==> flow/design.v <==
`timescale 1ns / 1ps
module N_bit_adder(clk, rst, input1_in, input2_in, answer_out);
parameter N=32;  
input clk, rst;
input [N-1:0] input1_in, input2_in;
output [N-1:0] answer_out;
wire [N-1:0] input1, input2;
wire [N-1:0] answer;
wire carry_out;
wire [N-1:0] carry;
	dff input1_a(input1_in, clk, rst, input1);
	dff input2_a(input2_in, clk, rst, input2);
	genvar i;
	generate
	for(i=0; i<N; i=i+1)
	begin : generate_N_bit_Adder
		if(i==0)
		begin
		half_adder f(clk, rst, input1[0], input2[0], answer[0], carry[0]);
		end
		else
		full_adder f_i(clk, rst, input1[i], input2[i], carry[i-1], answer[i], carry[i]);
	end
	assign carry_out = carry[N-1];
	endgenerate
	assign answer_out = answer;
endmodule
`timescale 1ns / 1ps
module dff(d, clk, rst, q);
input clk, rst;
input [31:0] d;
output [31:0] q;
reg [31:0] q;
always @ (posedge clk or posedge rst) begin
	if (rst == 1'b1)
		q <= 32'b0;
	else 
		q <= d;
end
endmodule
`timescale 1ns / 1ps
module full_adder(clk, rst, x_in, y_in, c_in, s_out, c_out);
input clk, rst;
input x_in, y_in,c_in;
output s_out, c_out;
wire x, y, c_init;
reg s_out, c_out;
dff xx_f(x_in, clk, rst, x);
dff yy_f(y_in, clk, rst, y);
dff cc_f(c_in, clk, rst, c_init);
 always @ (posedge clk or posedge rst) 
	begin
		if (rst == 1'b1) 
			begin
			s_out <= 1'b0;
			c_out <= 1'b0;
			end
		else
			begin
			s_out <= (x^y)^c_init;
			c_out <= (y&c_init|(x&y)|(x&c_init));
			end
	end
endmodule 
`timescale 1ns / 1ps
module half_adder(clk, rst, x_in, y_in, s_out, c_out);
   input clk, rst;
   input x_in,y_in;
   output s_out,c_out;
   wire x,y;
   reg s_out,c_out;
   dff xx_h(x_in, clk, rst, x);
   dff yy_h(y_in, clk, rst, y);
	always @ (posedge clk or posedge rst) 
		begin
			if (rst == 1'b1) 
				begin
					s_out <= 0;
					c_out <= 0;
				end
			else
				begin
					s_out <= x^y;
					c_out <= x&y;
				end
		end
endmodule  
# Step by step through the tools: N_bit_adder
# Tool output for the design above, in the order of the flow.
# Lines are those of the file above, counted from 1.
# Operators: Yosys type, input widths -> output width; for muxes data width and select width s.
# Library cell names are shortened.
design:
  top_module: "N_bit_adder"
  clk_port: "clk"
  lib: "sky130hd"
  corner: "tt_025C_1v80"

# After elaboration
# Yosys after proc, flatten, opt, wreduce and memory -nomap, before mapping. Enables and synchronous resets that opt folds into registers are not counted as muxes. Memory bits, and registers merged into a memory's read port (data or address), are not among the register bits. Print and check cells are not counted. Equal cells are merged and count once.
bits:
  register_bits: 222
  latchBits: 0
  clocked_rd_ports_x_width: 0
  input_bits: 66
  elab_cells: 374
  ram_bits: 0
  mem_count: 0
  mem_bits_ro: 0
  output_inout_bits: 32
op_classes:
  n_cmp: 0
  n_addsub: 0
  multipliers: 0
  eq_ne: 0
  reduce_and_logical: 0
  n_div: 0
  shift: 0
  mux: 0
  bitwise: 214
op_table:
  columns: ["operator", "n"]
  rows:
  - ["$and 1x1->1", 91]
  - ["$xor 1x1->1", 63]
  - ["$or 1x1->1", 60]

# Depth
# Longest topological path by Yosys (ltp), each cell counted once; first at word level (registers and memories cut), then after technology mapping (sequential cells cut; the memories' decode and read muxes count).
depth:
  word_depth: 3
  abc_area: 0
  ltp_mapped: 1
  depth_no_buf: 1

# Mapped cells and area
# Source: synth_stat.txt of the flow (Yosys; design flattened, memories mapped). It holds for the ABC_AREA given above (unset counts as 0); a run with the other value may have another netlist.
# Totals and module areas in this step are rounded.
types:
  columns: ["cell", "n", "area_total_um2"]
  rows:
  - ["dfrtp_1", 222, 5.56E+03]
  - ["fa_1", 30, 600.576]
  - ["buf_4", 32, 240.23]
  - ["xor3_1", 1, 23.773]
  - ["ha_1", 1, 12.512]
  - ["inv_1", 1, 3.754]
synth_totals:
  sequential_area_um2: 5555
  ffs: 222
  mapped_area_um2: 6436
  buffers: 32
  cells: 287
# The figures by module come from a second, unflattened synthesis with its own total; it is not the netlist above.
unflattened:
  cells_unflattened: 3361
  hier_area_um2: 80510
# Each row is one instance without its submodules.
modules:
  columns: ["module", "mod_seq_area_um2", "area_um2", "n_cells", "instances"]
  rows:
  - ["dff", 800.8, 804.5, 33, 97]
  - ["full_adder", 50.0, 77.6, 5, 31]
  - ["half_adder", 50.0, 70.1, 5, 1]
  - ["N_bit_adder", 0.0, 0.0, 0, 1]

# Timing after synthesis
# Source: OpenSTA report_checks on the synthesized netlist (no wires, ideal clock, input and output delay 20% of the period each), path of least setup slack; recovery checks are left aside. Register names are those of the netlist, which keeps one name where synthesis merged equal registers.
synth_timing:
  path_kind: "flip-flop to flip-flop"
  from: "register generate_N_bit_Adder[10].genblk1.f_i.cc_f.q[0]"
  to: "register generate_N_bit_Adder[10].genblk1.f_i.s_out"
  slack_ps: 470
  clock_period_ps: 1420
  path_buffers: 0
  delay_ps: 950
  launch_ps: 0
  required_time_ps: 1284
  setup_ps: 136
  stages: 2
  arrival_time_ps: 814
  period_less_setup_slack_ps: 950
# "delay_ps" = arrival - input delay + setup time.
# "stages" counts driving pins, that of a launching flip-flop among them; a cell with two outputs on the path counts twice.
# "period_less_setup_slack_ps" = period - worst setup slack (recovery checks aside). The figure is calculated, with input and output delays left at 20% of the set period.
# The rows between start and end are the longest chain of elaborated cells between them; the timing report does not say that the signal goes this way. Where chains are equally long, one stands for them.
# A line is the first line of the expression or statement that the cell stems from. Yosys adds cells for indexed reads and writes and turns some case tables into memories.
synth_between:
  cell_sequence: "dfrtp_1 fa_1"
  elab_chain_cells: 1
  cells_between: 1
  lines_between: 1
  classes_between: "logic (1)"
synth_lines:
  columns: ["item", "line_no", "source"]
  rows:
  - ["start, declared", 32, "output [31:0] q;"]
  - ["start, assigned", 36, "q <= 32'b0;"]
  - ["start, assigned", 38, "q <= d;"]
  - ["$xor 1x1->1", 60, "s_out <= (x^y)^c_init;"]
  - ["end, assigned", 55, "s_out <= 1'b0;"]
  - ["end, assigned", 60, null]
  - ["end, declared", 45, "output s_out, c_out;"]

# Worst path after layout
# From the final timing report of flow run 1: the path of least setup slack in the routed layout; clock arrival at registers is part of the times.
# The path's times are printed in steps of 10 ps; the period is the one set.
layout_timing:
  path_kind: "flip-flop to output port"
  from: "register generate_N_bit_Adder[17].genblk1.f_i.s_out"
  to: "output answer_out[17]"
  required_time_ps: 900
  path_buffers: 1
  clock_period_ps: 1130
  out_delay_ps: 230
  launch_ps: 490
  stages: 2
  slack_ps: -140
  arrival_time_ps: 1040
layout_between:
  cell_sequence: "dfrtp_1 buf_2"
  elab_chain_cells: 0
  cells_between: 0
  lines_between: 0
layout_lines:
  columns: ["item", "line_no", "source"]
  rows:
  - ["start, declared", 45, "output s_out, c_out;"]
  - ["start, assigned", 55, "s_out <= 1'b0;"]
  - ["start, assigned", 60, "s_out <= (x^y)^c_init;"]
  - ["end, declared", 6, "output [N-1:0] answer_out;"]

Measured data: module N_bit_adder, platform sky130hd, 2 stored runs of the flow under differing settings, order arbitrary. Input and output delays are each 20% of the period that was set; the output load is 0.01 pF.
"achieved_period_ps" = clock period - worst setup slack. The figure is calculated, with input and output delays left at 20% of the set period.
"worst_path_time_ps" is the time allowed to the run's worst setup path (the clock period less input and output delay, where it has them) less its slack. Clock arrival times count: a late capture clock shortens it, a late launch clock lengthens it.
"power_total_uw" is the tool's figure for a default switching activity; nothing was simulated.
"worst_path_time_ps" is given in steps of 10 ps.
Results are given in rounded form.

--- flow run 1 ---
==> flow/run.sh <==
#!/bin/bash
# the make line also repeats the synthesis and layout settings of config.mk as NAME=value (left out here)
make -C /OpenROAD-flow-scripts/flow DESIGN_CONFIG=/design/flow/config.mk WORK_HOME=/design/flow/orfs CLKGATE_MAP_FILE= finish
==> flow/config.mk <==
export PLATFORM = sky130hd
export DESIGN_NAME = N_bit_adder
export DESIGN_NICKNAME = N_bit_adder
export VERILOG_FILES = /design/flow/design.v
export SDC_FILE = /design/flow/constraint.sdc
export NUM_CORES = 4
export LEC_CHECK = 0
export CAP_MARGIN = 20
export CORE_MARGIN = 2
export CORE_UTILIZATION = 40
export SETUP_SLACK_MARGIN = 0.02
export SLEW_MARGIN = 20
==> flow/constraint.sdc <==
create_clock -name core_clock -period 1.13 [get_ports {clk}]
set_input_delay 0.2260 -clock core_clock [delete_from_list [all_inputs] [get_ports {clk}]]
set_output_delay 0.2260 -clock core_clock [all_outputs]
set_load 0.01 [all_outputs]

==> results, as YAML <==
results:
  fin_hold_ws_ps: 169
  fin_util_frac: 0.521
  power_total_uw: 16870
  setup_tns_ps: -2376
  achieved_period_ps: 1266
  worst_setup_slack_ps: -136
  post_synth_area_um2: 6436
  die_um2: 17120
  finish.stdcell_area_um2: 8239
  worst_path_time_ps: 1040
  worstPathKind: "flip-flop to output port"

--- flow run 2 ---
==> flow/run.sh <==
#!/bin/bash
# the make line also repeats the synthesis and layout settings of config.mk as NAME=value (left out here)
make -C /OpenROAD-flow-scripts/flow DESIGN_CONFIG=/design/flow/config.mk WORK_HOME=/design/flow/orfs CLKGATE_MAP_FILE= finish
==> flow/config.mk <==
export PLATFORM = sky130hd
export DESIGN_NAME = N_bit_adder
export DESIGN_NICKNAME = N_bit_adder
export VERILOG_FILES = /design/flow/design.v
export SDC_FILE = /design/flow/constraint.sdc
export NUM_CORES = 4
export LEC_CHECK = 0
export ABC_AREA = 0
export CAP_MARGIN = 20
export CELL_PAD_IN_SITES_GLOBAL_PLACEMENT = 3
export CORE_ASPECT_RATIO = 0.57
export CORE_MARGIN = 10
export CORE_UTILIZATION = 35
export CTS_CLUSTER_DIAMETER = 340
export GPL_ROUTABILITY_DRIVEN = 0
export GPL_TIMING_DRIVEN = 1
export PLACE_DENSITY_LB_ADDON = 0.23
export SETUP_SLACK_MARGIN = 0.02
export SLEW_MARGIN = 20
==> flow/constraint.sdc <==
create_clock -name core_clock -period 1.06 [get_ports {clk}]
set_input_delay 0.2120 -clock core_clock [delete_from_list [all_inputs] [get_ports {clk}]]
set_output_delay 0.2120 -clock core_clock [all_outputs]
set_load 0.01 [all_outputs]

==> results, as YAML <==
results:
  post_synth_area_um2: 6436
  die_um2: 24430
  finish.stdcell_area_um2: 8330
  power_total_uw: 17790
  setup_tns_ps: -4039
  achieved_period_ps: 1226
  worst_path_time_ps: 1010
  worstPathKind: "flip-flop to output port"
  fin_hold_ws_ps: 164
  fin_util_frac: 0.461
  worst_setup_slack_ps: -166
